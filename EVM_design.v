==> flow/design.v <==
`timescale 1ns/1ps
module button_control(clk,rst,button,valid_vote);
input clk,rst,button;
output reg valid_vote;
reg [30:0]counter;
always@(posedge clk)begin 
	if(rst) counter<=0;
	else begin 
		if(button && counter<11) counter<=counter+1;
		else if(button!=0) counter<=0;
	end
end
always@(posedge clk)begin 
	if(rst) valid_vote<=1'b0;
	else begin 
		if(counter==10) valid_vote<=1'b1;
		else valid_vote<=1'b0;
	end
end
endmodule
module mode_control(
input clk,rst,mode,valid_vote_casted,
input [7:0] cand1_vote,cand2_vote,cand3_vote,cand4_vote,
input cand1_button_press,cand2_button_press,cand3_button_press,cand4_button_press,
output reg [7:0] leds);
reg [30:0]counter;
always@(posedge clk)begin 
	if(rst) counter<=0;
	else if(valid_vote_casted) counter<=counter+1;
	else if(counter!=0 && counter<10) counter=counter+1;
	else counter<=0;
end
always@(posedge clk)begin 
	if(rst) leds <=0;
	else begin 
		if(mode==0 && counter>0) leds <=8'hFF;
		else if(mode==0) leds <=8'h00;
		else if(mode==1) begin 
			if(cand1_button_press) leds<=cand1_vote;
			else if(cand2_button_press) leds<=cand2_vote;
			else if(cand3_button_press) leds<=cand3_vote;
			else if(cand4_button_press) leds<=cand4_vote;
		end
	end
end
endmodule
module Voter_Logger( clk,rst,mode,cand1_valid_vote,cand2_valid_vote,cand3_valid_vote,cand4_valid_vote, cand1_vote_rcvd,cand2_vote_rcvd,cand3_vote_rcvd,cand4_vote_rcvd);
input clk,rst,mode;
input cand1_valid_vote;
input cand2_valid_vote;
input cand3_valid_vote;
input cand4_valid_vote;
output reg  [7:0] cand1_vote_rcvd,cand2_vote_rcvd,cand3_vote_rcvd,cand4_vote_rcvd;
always@(posedge clk)begin 
	if(rst) begin 
		cand1_vote_rcvd <=0;
		cand2_vote_rcvd <=0;
		cand3_vote_rcvd <=0;
		cand4_vote_rcvd <=0;
	end
	else begin 
		if(cand1_valid_vote && mode==0) cand1_vote_rcvd<=cand1_vote_rcvd+1;
		else if(cand2_valid_vote && mode==0) cand2_vote_rcvd<=cand2_vote_rcvd+1;
		else if(cand3_valid_vote && mode==0) cand3_vote_rcvd<=cand3_vote_rcvd+1;
		else if(cand4_valid_vote && mode==0) cand4_vote_rcvd<=cand4_vote_rcvd+1;
	end
end
endmodule
module voting_machine(clk,rst,mode,button1,button2,button3,button4,led);
input clk,rst,mode,button1,button2,button3,button4;
output  [7:0] led;
wire [7:0]cand1_vote_rcvd;
wire [7:0]cand2_vote_rcvd;
wire [7:0]cand3_vote_rcvd;
wire [7:0]cand4_vote_rcvd;
wire valid_vote1;
wire valid_vote2;
wire valid_vote3;
wire valid_vote4;
wire any_valid_vote;
assign any_valid_vote=valid_vote1|valid_vote2|valid_vote3|valid_vote4;
button_control bc1(.clk(clk),.rst(rst),.button(button1),.valid_vote(valid_vote1));
button_control bc2(.clk(clk),.rst(rst),.button(button2),.valid_vote(valid_vote2));
button_control bc3(.clk(clk),.rst(rst),.button(button3),.valid_vote(valid_vote3));
button_control bc4(.clk(clk),.rst(rst),.button(button4),.valid_vote(valid_vote4));
Voter_Logger vl(.clk(clk),
.rst(rst),
.mode(mode),
.cand1_valid_vote(valid_vote1),
.cand2_valid_vote(valid_vote2),
.cand3_valid_vote(valid_vote3),
.cand4_valid_vote(valid_vote4),
.cand1_vote_rcvd(cand1_vote_rcvd),
.cand2_vote_rcvd(cand2_vote_rcvd),
.cand3_vote_rcvd(cand3_vote_rcvd),
.cand4_vote_rcvd(cand4_vote_rcvd));
mode_control mc(.clk(clk),
.rst(rst),
.mode(mode),
.valid_vote_casted(any_valid_vote),
.cand1_vote(cand1_vote_rcvd),
.cand2_vote(cand2_vote_rcvd),
.cand3_vote(cand3_vote_rcvd),
.cand4_vote(cand4_vote_rcvd),
.cand1_button_press(valid_vote1),
.cand2_button_press(valid_vote2),
.cand3_button_press(valid_vote3),
.cand4_button_press(valid_vote4),
.leds(led));
endmodule
[Reports on voting_machine]
What the tools print for voting_machine, step after step.
Lines are those of the file above, counted from 1.
Operators: Yosys type, input widths -> output width; for muxes data width and select width s.
The mark n/a stands for no value.
Inputs
  top module: voting_machine
  clock: clk
  standard-cell library: sky130hd
  corner: tt_025C_1v80

[Word-level counts]
Counts by Yosys on the flattened word-level netlist (proc, flatten, opt, wreduce; memories kept). Register bits leave out memories and registers merged into their read ports (data or address). Print and check cells are left out. Cells with the same type and inputs are merged into one.
Word-level totals
  word width x clocked read ports: 0
  input port bits: 7
  flip-flop bits (word level): 199
  output and inout bits: 8
  cells after elaboration: 79
  latch bits: 0
  bits in read-only memories: 0
  memories: 0
  bits in writable memories: 0
Operators by class
  div/mod/pow operators: 0
  equality and inequality tests: 5
  multiply operators: 0
  shifts and indexed selects: 0
  bitwise operators: 7
  $lt $le $gt $ge: 6
  reductions and logical operators: 18
  $add $sub $neg: 9
  multiplexer cells: 20
Operators by type and width (number)
  $mux 31: 10
  $add 31x1->31 const B: 5
  $lt 31x4->1 const B: 5
  $eq 31x4->1 const B: 4
  $mux 8: 6
  $add 8x1->8 const B: 4
  $gt 31x1->1 const B: 1
  $reduce_bool 31->1: 1
  $logic_and 1x1->1: 10
  $reduce_bool 2->1: 4
  $ne 6x1->1 const B: 1
  $not 1->1: 4
  $reduce_and 4->1: 1
  $mux 1: 4
  $or 1x1->1: 3
  $reduce_and 3->1: 1
  $reduce_and 2->1: 1

[Depth]
Yosys ltp: most cells in a row. Word level: on the elaborated netlist, between registers, memories and ports. Mapped: between sequential cells and ports; inverters and the memories' decode and read muxes count.
Depth
  depth in word-level cells: 6
  ABC_AREA: 0
  depth in mapped cells: 8
  gate-level depth less buffers: 7

[Netlist]
Yosys stat after the flow's synthesis: flattened, memories mapped to cells. It holds for the ABC_AREA given above (unset counts as 0); a run with the other value may have another netlist.
Mapped netlist
  flip-flop cells: 199
  buffers: 31
  synthesis area: 7811.2 um^2
  cells in the netlist: 829
  sequential area: 3983.8 um^2
Cell types
  sky130_fd_sc_hd__dfxtp_1: number 199, total area 3.98E+03 um^2
  sky130_fd_sc_hd__and2_1: number 102, total area 638.112 um^2
  sky130_fd_sc_hd__xor2_1: number 40, total area 350.336 um^2
  sky130_fd_sc_hd__nor2_1: number 87, total area 326.563 um^2
  sky130_fd_sc_hd__nand4_1: number 35, total area 218.96 um^2
  sky130_fd_sc_hd__nor4_1: number 33, total area 206.448 um^2
  sky130_fd_sc_hd__nand2_1: number 48, total area 180.173 um^2
  sky130_fd_sc_hd__ha_1: number 14, total area 175.168 um^2
  sky130_fd_sc_hd__nand3_1: number 34, total area 170.163 um^2
  sky130_fd_sc_hd__a21oi_1: number 28, total area 140.134 um^2
  sky130_fd_sc_hd__nand2b_1: number 20, total area 125.12 um^2
  sky130_fd_sc_hd__mux2i_1: number 12, total area 120.115 um^2
  sky130_fd_sc_hd__xnor2_1: number 13, total area 113.859 um^2
  sky130_fd_sc_hd__o21ai_0: number 22, total area 110.106 um^2
  sky130_fd_sc_hd__and3_1: number 14, total area 87.584 um^2
  sky130_fd_sc_hd__nor2b_1: number 14, total area 87.584 um^2
  sky130_fd_sc_hd__clkbuf_1: number 17, total area 63.811 um^2
  sky130_fd_sc_hd__and4_1: number 6, total area 52.55 um^2
Other cell types: 33; their cells: 91.
The figures by module come from a second, unflattened synthesis with its own total; it is not the netlist above.
Second synthesis, totals
  cells (unflattened synthesis): 817
  area total of the unflattened synthesis: 8039.0 um^2
Each row is one instance without its submodules.
By module
  button_control: seq. area 640.6 um^2, cells 101, area 1086.0 um^2, instances 4
  mode_control: seq. area 780.7 um^2, cells 241, area 2178.3 um^2, instances 1
  Voter_Logger: seq. area 640.6 um^2, cells 171, area 1508.9 um^2, instances 1
  voting_machine: seq. area 0.0 um^2, cells 1, area 7.5 um^2, instances 1

[Path before layout]
Source: OpenSTA report_checks on the synthesized netlist (no wires, ideal clock, input and output delay 20% of the period each), path of least setup slack; recovery checks are left aside. Register names are those of the netlist, which keeps one name where synthesis merged equal registers.
Timing after synthesis
  path type: register to register
  from: reg bc1.valid_vote
  to: reg mc.counter[10]
  required time: 2.342 ns
  slack: 0.788 ns
  library setup time: 0.118 ns
  arrival time: 1.554 ns
  delay of the path: 1.672 ns
  stages: 9
  path buffers: 3
  period: 2.46 ns
  launch time at the first pin: 0.000 ns
  period reached after synthesis: 1.672 ns
"delay of the path" = arrival - input delay + setup time.
"stages": output pins that drive a net of the path, with the launching flip-flop's if there is one; two outputs of one cell count as two.
"period reached after synthesis" is the clock period less the worst setup slack; recovery checks do not enter. This is arithmetic on one report: input and output delays are still those of the set period (20% each).
The rows between start and end are the longest chain of elaborated cells between them; the timing report does not say that the signal goes this way. Where chains are equally long, one stands for them.
Each line given opens the expression or statement behind the cell; cells for indexed reads and writes are added by Yosys, which also makes memories of some case tables.
A register here has more assigning lines than the two given.
Between the ends, after synthesis
  cells stage by stage: sky130_fd_sc_hd__dfxtp_1 > sky130_fd_sc_hd__buf_2 > sky130_fd_sc_hd__or2_0 > sky130_fd_sc_hd__clkbuf_1 > sky130_fd_sc_hd__nor3_4 > sky130_fd_sc_hd__o31ai_1 > sky130_fd_sc_hd__nand2b_1 > sky130_fd_sc_hd__buf_2 > sky130_fd_sc_hd__nor2_1
  cells in the longest elaborated chain: 4
  elaborated cells between the ends (all ways): 4
  RTL lines with such cells: 2
  classes of those cells: mux: 1; logic: 3
RTL lines, path after synthesis
  from (decl): RTL line 4  | output reg valid_vote;
  from (assign): RTL line 14  | if(rst) valid_vote<=1'b0;
  from (assign): RTL line 16  | if(counter==10) valid_vote<=1'b1;
  $or 1x1->1 x3: RTL line 81  | assign any_valid_vote=valid_vote1|valid_vote2|valid_vote3|valid_vote4;
  $mux 31: RTL line 29  | else if(valid_vote_casted) counter<=counter+1;
  to (assign): RTL line 29
  to (assign): RTL line 30  | else if(counter!=0 && counter<10) counter=counter+1;
  to (decl): RTL line 26  | reg [30:0]counter;

[Worst path after layout]
From the final timing report of flow run A: the path of least setup slack in the routed layout; clock arrival at registers is part of the times.
Timing post-layout
  path type: register to register
  from: reg bc3.counter[14]
  to: reg bc3.counter[1]
  slack: -0.03 ns
  path buffers: 0
  arrival time: 2.16 ns
  stages: 6
  period: 1.77 ns
  required time: 2.13 ns
  library setup time: 0.07 ns
  launch time at the first pin: 0.43 ns
The rows between start and end are the longest chain of elaborated cells between them; the timing report does not say that the signal goes this way. Where chains are equally long, one stands for them.
A register here has more assigning lines than the two given.
Between the ends, post-layout
  cells stage by stage: sky130_fd_sc_hd__dfxtp_2 > sky130_fd_sc_hd__nor4_4 > sky130_fd_sc_hd__nand4_1 > sky130_fd_sc_hd__or3_4 > sky130_fd_sc_hd__or3b_1 > sky130_fd_sc_hd__a21oi_2
  cells in the longest elaborated chain: 3
  elaborated cells between the ends (all ways): 4
  RTL lines with such cells: 1
  classes of those cells: compare: 1; mux: 1; reduce/logical: 2
RTL lines, path post-layout
  from (decl): RTL line 5  | reg [30:0]counter;
  from (assign): RTL line 7  | if(rst) counter<=0;
  from (assign): RTL line 9  | if(button && counter<11) counter<=counter+1;
  $lt 31x4->1: RTL line 9
  $logic_and 1x1->1: RTL line 9
  $mux 31: RTL line 9
  to (assign): RTL line 9
  to (assign): RTL line 10  | else if(button!=0) counter<=0;
  to (decl): RTL line 5

==> results <==
2 stored runs of voting_machine in the flow (synthesis by Yosys, layout by OpenROAD, sky130hd cells), in arbitrary order. Constraints: input delay and output delay 20% of the set period each, output load 0.01 pF.
"achieved clock period (ns)" is the run's clock period less its worst setup slack. It is reckoned from that one timing run; input and output delays stay at 20% of the period that was set.

Flow files of flow run A
==> flow/run.sh <==
#!/bin/bash
# the make line also repeats the synthesis and layout settings of config.mk as NAME=value (left out here)
make -C /OpenROAD-flow-scripts/flow DESIGN_CONFIG=/design/flow/config.mk WORK_HOME=/design/flow/orfs CLKGATE_MAP_FILE= finish
==> flow/config.mk <==
export PLATFORM = sky130hd
export DESIGN_NAME = voting_machine
export DESIGN_NICKNAME = voting_machine
export VERILOG_FILES = /design/flow/design.v
export SDC_FILE = /design/flow/constraint.sdc
export NUM_CORES = 4
export LEC_CHECK = 0
export CAP_MARGIN = 5
export CELL_PAD_IN_SITES_GLOBAL_PLACEMENT = 0
export CORE_MARGIN = 2
export CORE_UTILIZATION = 55
export CTS_CLUSTER_DIAMETER = 346
export GPL_ROUTABILITY_DRIVEN = 0
export GPL_TIMING_DRIVEN = 0
export PLACE_DENSITY_LB_ADDON = 0.12
export SLEW_MARGIN = 20
==> flow/constraint.sdc <==
create_clock -name core_clock -period 1.77 [get_ports {clk}]
set_input_delay 0.3540 -clock core_clock [delete_from_list [all_inputs] [get_ports {clk}]]
set_output_delay 0.3540 -clock core_clock [all_outputs]
set_load 0.01 [all_outputs]

report of flow run A
yosys chip area after synthesis (um^2): 7811.2
finish__design__die__area: 15172.1
finish__design__instance__area__stdcell: 9187.6
finish__design__instance__utilization: 0.6619
finish__timing__setup__ws: -0.029
finish__timing__setup__tns: -0.029
finish__timing__hold__ws: 0.372
achieved clock period (ns): 1.799

Flow files of flow run B
==> flow/run.sh <==
#!/bin/bash
# the make line also repeats the synthesis and layout settings of config.mk as NAME=value (left out here)
make -C /OpenROAD-flow-scripts/flow DESIGN_CONFIG=/design/flow/config.mk WORK_HOME=/design/flow/orfs CLKGATE_MAP_FILE= finish
==> flow/config.mk <==
export PLATFORM = sky130hd
export DESIGN_NAME = voting_machine
export DESIGN_NICKNAME = voting_machine
export VERILOG_FILES = /design/flow/design.v
export SDC_FILE = /design/flow/constraint.sdc
export NUM_CORES = 4
export LEC_CHECK = 0
export CAP_MARGIN = 20
export CELL_PAD_IN_SITES_DETAIL_PLACEMENT = 2
export CORE_MARGIN = 8
export CORE_UTILIZATION = 49
export CTS_CLUSTER_DIAMETER = 42
export PLACE_DENSITY = 0.48
export SETUP_SLACK_MARGIN = 0.32
export SLEW_MARGIN = 25
export TNS_END_PERCENT = 60
==> flow/constraint.sdc <==
create_clock -name core_clock -period 2.12 [get_ports {clk}]
set_input_delay 0.4240 -clock core_clock [delete_from_list [all_inputs] [get_ports {clk}]]
set_output_delay 0.4240 -clock core_clock [all_outputs]
set_load 0.01 [all_outputs]

report of flow run B: did not finish, cts, DPL-0033
